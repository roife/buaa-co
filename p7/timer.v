==> flow/design.v <==
`timescale 1ns / 1ps
module TC(
    input clk,
    input reset,
    input [31:2] Addr,
    input WE,
    input [31:0] Din,
    input [31:0] pc,
    output [31:0] Dout,
    output IRQ
    );
	reg [1:0] state;
	reg [31:0] mem [2:0];
	reg _IRQ;
	assign IRQ = mem[0][3] & _IRQ;
	assign Dout = mem[Addr[3:2]];
	wire [31:0] load = Addr[3:2] == 0 ? {28'h0, Din[3:0]} : Din;
	integer i;
	always @(posedge clk) begin
		if(reset) begin
			state <= 0;
			for(i = 0; i < 3; i = i+1) mem[i] <= 0;
			_IRQ <= 0;
		end
		else if(WE) begin
			mem[Addr[3:2]] <= load;
		end
		else begin  
			case(state)
				2'b00 : if(mem[0][0]) begin
					state <= 2'b01;
					_IRQ <= 1'b0;
				end
				2'b01 : begin
					mem[2] <= mem[1];
					state <= 2'b10;
				end
				2'b10  :
					if(mem[0][0]) begin
						if(mem[2] > 1) mem[2] <= mem[2]-1;
						else begin
							mem[2] <= 0;
							state <= 2'b11;
							_IRQ <= 1'b1;
						end
					end
					else state <= 2'b00;
				default : begin
					if(mem[0][2:1] == 2'b00) mem[0][0] <= 1'b0;
					else _IRQ <= 1'b0;
					state <= 2'b00;
				end
			endcase
		end
	end
endmodule
Tool chain data of TC
Tool output for the design above, in the order of the flow.
Line numbers count from 1 in the design file above.
Operators: Yosys type, input widths -> output width; for muxes data width and select width s.
Library cell names are shortened.
{"block": "design", "design": "TC", "clock": "clk", "lib": "sky130hd", "corner": "tt_025C_1v80"}

After elaboration
Yosys after proc, flatten, opt, wreduce and memory -nomap, before mapping. Memory bits, and registers merged into a memory's read port (data or address), are not among the register bits. Print and check cells are not counted. Equal cells are merged and count once.
Yosys's memory passes give these memory sizes; they may raise the number of words (mostly to a power of two), join words into wider ones and drop unused or constant bits.
{"block": "word_totals", "n_memories": 1, "elab_cells": 79, "input_bits": 97, "mem_bits_rw": 128, "output_inout_bits": 33, "ff_bits": 3}
{"block": "mem_list", "name": "mem", "words": 4, "word_bits": 32, "line_no": 13, "text": "reg [31:0] mem [2:0];"}
{"block": "op_classes", "bitwise": 5, "eq_ne": 7, "n_reduce_logical": 8, "cmp": 1, "add_sub_neg": 1, "muxes": 54}
{"block": "ops", "op": "$mux 32", "count": 19}
{"block": "ops", "op": "$reduce_or 32->1", "count": 2}
{"block": "ops", "op": "$sub 32x1->32 const B", "count": 1}
{"block": "ops", "op": "$gt 32x1->1 const B", "count": 1}
{"block": "ops", "op": "$mux 1", "count": 25}
{"block": "ops", "op": "$mux 2", "count": 8}
{"block": "ops", "op": "$ne 2x2->1 const B", "count": 3}
{"block": "ops", "op": "$logic_not 2->1", "count": 3}
{"block": "ops", "op": "$reduce_and 6->1", "count": 1}
{"block": "ops", "op": "$pmux 2 s3", "count": 1}
{"block": "ops", "op": "$ne 3x1->1 const B", "count": 1}
{"block": "ops", "op": "$ne 3x3->1 const B", "count": 1}
{"block": "ops", "op": "$reduce_and 3->1", "count": 1}
{"block": "ops", "op": "$reduce_or 3->1", "count": 1}
{"block": "ops", "op": "$pmux 1 s3", "count": 1}
{"block": "ops", "op": "$or 1x1->1", "count": 2}
{"block": "ops", "op": "$not 1->1", "count": 2}
{"block": "ops", "op": "$eq 2x1->1 const B", "count": 1}
{"block": "ops", "op": "$eq 2x2->1 const B", "count": 1}
{"block": "ops", "op": "$and 1x1->1", "count": 1}

Depth
Depth = most cells in a row (Yosys ltp): at word level without a register or memory, in the mapped netlist without a sequential cell, where the memories' decode and read muxes count.
{"block": "depth", "depth_word": 11, "ABC_AREA": 0, "ltp_mapped": 9, "mapped_depth_nobuf": 8}

Netlist
The flow's flattened synthesis, as Yosys stat reports it; memories are mapped. The netlist is that of the ABC_AREA named above (0 if unset); the other value can give another one.
{"block": "mapped", "yosys_area_um2": 6796.5, "sequential_area_um2": 3943.8, "cells": 552, "buffers": 37, "flip_flops": 133}
{"block": "by_type", "type": "edfxtp_1", "count": 128, "area_total_um2": 3.84E+03}
{"block": "by_type", "type": "mux4_2", "count": 32, "area_total_um2": 720.691}
{"block": "by_type", "type": "nor2_1", "count": 81, "area_total_um2": 304.042}
{"block": "by_type", "type": "xor2_1", "count": 19, "area_total_um2": 166.41}
{"block": "by_type", "type": "nand2_1", "count": 43, "area_total_um2": 161.405}
{"block": "by_type", "type": "nand3_1", "count": 30, "area_total_um2": 150.144}
{"block": "by_type", "type": "nor3_1", "count": 24, "area_total_um2": 120.115}
{"block": "by_type", "type": "clkbuf_1", "count": 31, "area_total_um2": 116.362}
{"block": "by_type", "type": "a21oi_1", "count": 20, "area_total_um2": 100.096}
{"block": "by_type", "type": "dfxtp_1", "count": 5, "area_total_um2": 100.096}
{"block": "by_type", "type": "and2_1", "count": 14, "area_total_um2": 87.584}
{"block": "by_type", "type": "nor4_1", "count": 13, "area_total_um2": 81.328}
{"block": "by_type", "type": "a221oi_1", "count": 9, "area_total_um2": 78.826}
{"block": "by_type", "type": "and3_1", "count": 12, "area_total_um2": 75.072}
{"block": "by_type", "type": "xnor2_1", "count": 8, "area_total_um2": 70.067}
{"block": "by_type", "type": "nor4_2", "count": 4, "area_total_um2": 50.048}
{"block": "by_type", "type": "or4_1", "count": 6, "area_total_um2": 45.043}
{"block": "by_type", "type": "or3_1", "count": 6, "area_total_um2": 37.536}
Other cell types: 36; their cells: 67.

Worst setup path after synthesis
Source: OpenSTA report_checks on the synthesized netlist (no wires, ideal clock, input and output delay 20% of the period each), path of least setup slack; recovery checks are left aside. Register names are those of the netlist, which keeps one name where synthesis merged equal registers.
{"block": "synth_timing", "path_kind": "input to register", "from": "input port Addr[2]", "to": "memory mem[0][0]", "delay_ps": 3632, "path_slack_ps": 248, "t_first_pin_ps": 970, "required_time_ps": 4548, "period_ps": 4850, "path_buffers": 2, "stages": 5, "arrival_time_ps": 4300, "input_delay_ps": 970, "setup_ps": 302, "synth_period_reached_ps": 4602}
"delay_ps" = arrival - input delay + setup time.
"stages": output pins that drive a net of the path, with the launching flip-flop's if there is one; two outputs of one cell count as two.
"synth_period_reached_ps" = period - worst setup slack (recovery checks aside). The figure is calculated, with input and output delays left at 20% of the set period.
The rows between start and end are the longest chain of elaborated cells between them; the timing report does not say that the signal goes this way. Where chains are equally long, one stands for them.
A line is the first line of the expression or statement that the cell stems from. Yosys adds cells for indexed reads and writes and turns some case tables into memories.
The path ends at the enable pin of a flip-flop; only ways to that pin are counted.
{"block": "synth_via", "cell_sequence": "clkbuf_1 > or2_2 > clkbuf_1 > o21ai_0 > nand2b_1", "elab_chain_cells": 4, "cone_cells": 4, "lines_between": 2, "cone_classes": "4 x mux"}
{"block": "synth_rtl", "item": "from (decl)", "line_no": 5, "text": "input [31:2] Addr,"}
{"block": "synth_rtl", "item": "$mux 2", "line_no": 25, "text": "else if(WE) begin"}
{"block": "synth_rtl", "item": "$mux 2", "line_no": 20, "text": "if(reset) begin"}
{"block": "synth_rtl", "item": "$mux 2 (2 in a row)"}
{"block": "synth_rtl", "item": "to (decl)", "line_no": 13, "text": "reg [31:0] mem [2:0];"}

Timing after layout
Path of least setup slack in the final report of run 1 (OpenROAD, finished layout, wires in). Where an end is a register, its clock arrival counts in the times.
The report prints the path's times to 10 ps; the period is as set.
{"block": "layout_timing", "path_kind": "input to output", "from": "input port Addr[2]", "to": "output port Dout[9]", "input_delay_ps": 1470, "t_first_pin_ps": 1470, "stages": 4, "path_buffers": 3, "required_time_ps": 5880, "path_slack_ps": 2210, "arrival_time_ps": 3670, "period_ps": 7350, "out_delay_ps": 1470}
The rows between start and end are the longest chain of elaborated cells between them; the timing report does not say that the signal goes this way. Where chains are equally long, one stands for them.
A memory read counts as a cell of the chain, while the word-level depth stops at memories.
{"block": "layout_via", "cell_sequence": "buf_2 > buf_4 > mux4_2 > clkdlybuf4s50_1", "elab_chain_cells": 1, "cone_cells": 1, "lines_between": 1, "cone_classes": "1 x memory"}
{"block": "layout_rtl", "item": "from (decl)", "line_no": 5, "text": "input [31:2] Addr,"}
{"block": "layout_rtl", "item": "$mem_v2 4x32", "line_no": 13, "text": "reg [31:0] mem [2:0];"}
{"block": "layout_rtl", "item": "to (decl)", "line_no": 9, "text": "output [31:0] Dout,"}

Wiki page: TC / flow data

Measured data: module TC, platform sky130hd, 2 stored runs of the flow under differing settings, order arbitrary. Input and output delays are each 20% of the period that was set; the output load is 0.01 pF.
"achieved_clock_period_ps" means the clock period less the worst setup slack. The figure is calculated, with input and output delays left at 20% of the set period.
"timing.worst_path_ps" = time allowed to the worst setup path (clock period - input delay - output delay, where it has them) - its slack; a late launch clock adds to it, a late capture clock takes from it.
By "total_power_w" is meant OpenSTA's value without simulated activity: inputs other than the clock are taken to toggle once in ten clock periods, and the tool carries that through the logic.
"timing.worst_path_ps" is given in steps of 10 ps.

{"run": "run 1", "settings": { "period_ns": 7.35, "CORE_UTILIZATION": 47, "PLACE_DENSITY_LB_ADDON": 0.2, "CORE_ASPECT_RATIO": 1.82, "CELL_PAD_IN_SITES_DETAIL_PLACEMENT": 2, "GPL_TIMING_DRIVEN": 1, "CTS_CLUSTER_SIZE": 78, "CAP_MARGIN": 30, "MIN_ROUTING_LAYER": "met1", "CORE_MARGIN": 2, "SLEW_MARGIN": 20 }, "results": { "fin_hold_ws_ps": 503, "final_util_pct": 59.7, "ws_setup_ps": 2212, "finalCellArea_um2": 8509.4, "total_power_w": 0.00214, "die_footprint_um2": 15481.8, "timing.worst_path_ps": 2200, "critical_path_kind": "input to output", "achieved_clock_period_ps": 5138, "setup_tns_ps": 0, "post_synth_area_um2": 6796.5 }}
{"run": "run 2", "settings": { "period_ns": 3.93, "CORE_UTILIZATION": 46, "PLACE_DENSITY": 0.43, "CELL_PAD_IN_SITES_DETAIL_PLACEMENT": 2, "ABC_AREA": 0, "CTS_CLUSTER_DIAMETER": 100, "CAP_MARGIN": 20, "MIN_ROUTING_LAYER": "met2", "MAX_ROUTING_LAYER": "met5", "CORE_MARGIN": 2, "SLEW_MARGIN": 20 }, "results": { "setup_tns_ps": 0, "timing.worst_path_ps": 2090, "critical_path_kind": "input to output", "total_power_w": 0.003811, "die_footprint_um2": 15762.8, "post_synth_area_um2": 6796.5, "finalCellArea_um2": 8539.4, "achieved_clock_period_ps": 3662, "final_util_pct": 59.0, "ws_setup_ps": 268, "fin_hold_ws_ps": 493 }}
